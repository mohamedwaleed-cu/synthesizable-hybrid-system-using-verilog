==> flow/design.v <==
`timescale 1ns / 1ps
module ClkDiv#(parameter div_bits=8)(
input   i_ref_clk,
input   i_rst_n,
input   i_clk_en,
input  [div_bits-1:0] i_div_ratio,
output       o_div_clk
    );
 reg [2:0] counter=3'b000;
 reg flag;   
 wire [div_bits-1:0] temp;
 wire state;
 wire is_one,is_zero,clk_en;
 reg div_clk;
 always@(posedge i_ref_clk or negedge i_rst_n)
 begin
    if(!i_rst_n)
    begin
        div_clk<=0;
        counter<=0;
        flag<=0;
    end
    else
    begin
            if(clk_en)
            begin
            case(state)
            1'b1: begin          
                        if(counter==temp)
                        begin
                        div_clk<=~div_clk;
                        counter<=3'b000;
                        flag<=1;
                        end
                        else if(flag && (counter==temp-1))
                        begin
                        div_clk<=~div_clk;
                        counter<=0;
                        flag<=0;
                        end
                        else
                        begin
                        div_clk<=div_clk;
                        counter<=counter+1;
                        flag<=flag;
                        end
                     end
             1'b0:begin          
                         if(counter==temp-1)
                            begin
                            div_clk<=~div_clk;
                            counter<=3'b000;
                            end
                            else
                            begin
                            div_clk<=div_clk;
                            counter<=counter+1;
                            end            
                  end 
             default:      div_clk<=div_clk;      
            endcase
            end  
            else    
            begin
            counter<=0;
            div_clk<=0;
            flag<=0;
            end            
    end          
 end
assign state = (i_div_ratio[0])?1'b1:1'b0;     
assign temp = (state)?((i_div_ratio-1)>>1):(i_div_ratio>>1);
assign is_one  = (i_div_ratio == 1'b1) ;    
assign is_zero = ~|i_div_ratio ;            
assign clk_en = i_clk_en & !is_one & !is_zero;
assign o_div_clk = clk_en ? div_clk : i_ref_clk ;      
endmodule
# Reports on ClkDiv
# Tool output for the design above, in the order of the flow.
# Lines are those of the file above, counted from 1.
# Operators carry their Yosys type and port widths (W data, S select, Z words).
# Cell names lack the library's common part.
# Not given: --
# design
design,ClkDiv
clk_port,i_ref_clk
cell_library,sky130hd
lib_corner,tt_025C_1v80

# Word level
# Source: Yosys, flattened and elaborated, memories not mapped. Widths are those after wreduce. Registers that Yosys merges into a memory's read port (data or address) are not register bits. Print and check cells do not count. Equal cells are merged and count once.
# classes
add_sub_neg,3
n_eq,7
mux,17
logic,4
reduce_logical,5
# ops
cell,n
$eq A3 B32 Y1,1
$sub A8 B1 Y9 const B,2
$mux W3,4
$mux W1,10
$eq A3 B8 Y1,1
$eq A8 B1 Y1 const B,1
$reduce_or A8 Y1,1
$mux W8,1
$ne A3 B3 Y1 const B,2
$pmux W3 S2,1
$reduce_and A2 Y1,2
$ne A4 B4 Y1 const B,1
$add A3 B1 Y3 const B,1
$and A1 B1 Y1,2
$not A1 Y1,2
$ne A2 B2 Y1 const B,1
$pmux W1 S2,1
$logic_and A1 B1 Y1,1
$logic_not A1 Y1,1
# bits
register_bits,5
in_bits,11
output_inout_bits,1

# Depth
# Yosys ltp: most cells in a row. Word level: on the elaborated netlist, between registers, memories and ports. Mapped: between sequential cells and ports; inverters and the memories' decode and read muxes count.
# logic_depth
ltp_word,9
abc_area,0
mapped_depth,7

# Synthesis result
# Source: synth_stat.txt of the flow (Yosys; design flattened, memories mapped). It holds for the ABC_AREA given above (unset counts as 0); a run with the other value may have another netlist.
# The area totals of this step are shown rounded.
# by_type
cell_type,n
dfrtp_1,5
ha_1,3
xnor2_1,3
nor4b_4,1
or4_4,2
xor2_1,2
xor2_2,1
nor3_1,3
o21ai_0,3
nand2b_1,2
nor3b_2,1
nor4_1,2
or2_2,2
a2111o_1,1
inv_1,3
mux2_2,1
nand2_1,3
a2111oi_1,1
# Not listed: further types 15, cells in them 16.
# mapped
stdcells,55
area_um2,526
seqArea_um2,125
ffs,5
buffers,0

# Stored flow runs of ClkDiv (2 of them; Yosys, OpenROAD, sky130hd). They differ in their settings and are not a sequence. Constraints: input delay and output delay 20% of the set period each, output load 0.01 pF.
# "achieved_period_ns": clock period set for the run, less the worst setup slack. It is reckoned from that one timing run; input and output delays stay at 20% of the period that was set.
# "worst_setup_path_time_ns" means the part of the period allowed to the worst setup path (the constraints hold back 20% at inputs and 20% at outputs) less its slack; where the path has registers, the arrival times of their clocks count too.
# Measured values are rounded.
# Settings: -- = not set for that run.
# Among the results, -- means that no value is shown for the run.
stored run,period_ns,CORE_UTILIZATION,PLACE_DENSITY,TNS_END_PERCENT,CAP_MARGIN,MIN_ROUTING_LAYER,CORE_MARGIN,SLEW_MARGIN,CORE_ASPECT_RATIO,CELL_PAD_IN_SITES_DETAIL_PLACEMENT,GPL_TIMING_DRIVEN,GPL_ROUTABILITY_DRIVEN,MAX_ROUTING_LAYER,post_route_stdcell_area_um2,synth_chip_area_um2,setup_ws_ns,achieved_period_ns,final_die_area_um2,worst_setup_path_time_ns,critical_path_kind
stored run 1,1.13,44,0.37,85,30,met1,2,20,--,--,--,--,--,878,526,-0.492,1.622,1490,1.17,input to output
stored run 2,3.28,69,0.53,--,15,--,8,25,1.35,2,0,0,met4,--,--,--,--,--,--,--
# Stored run 2: stopped before the end: floorplanning reported PDN-0185
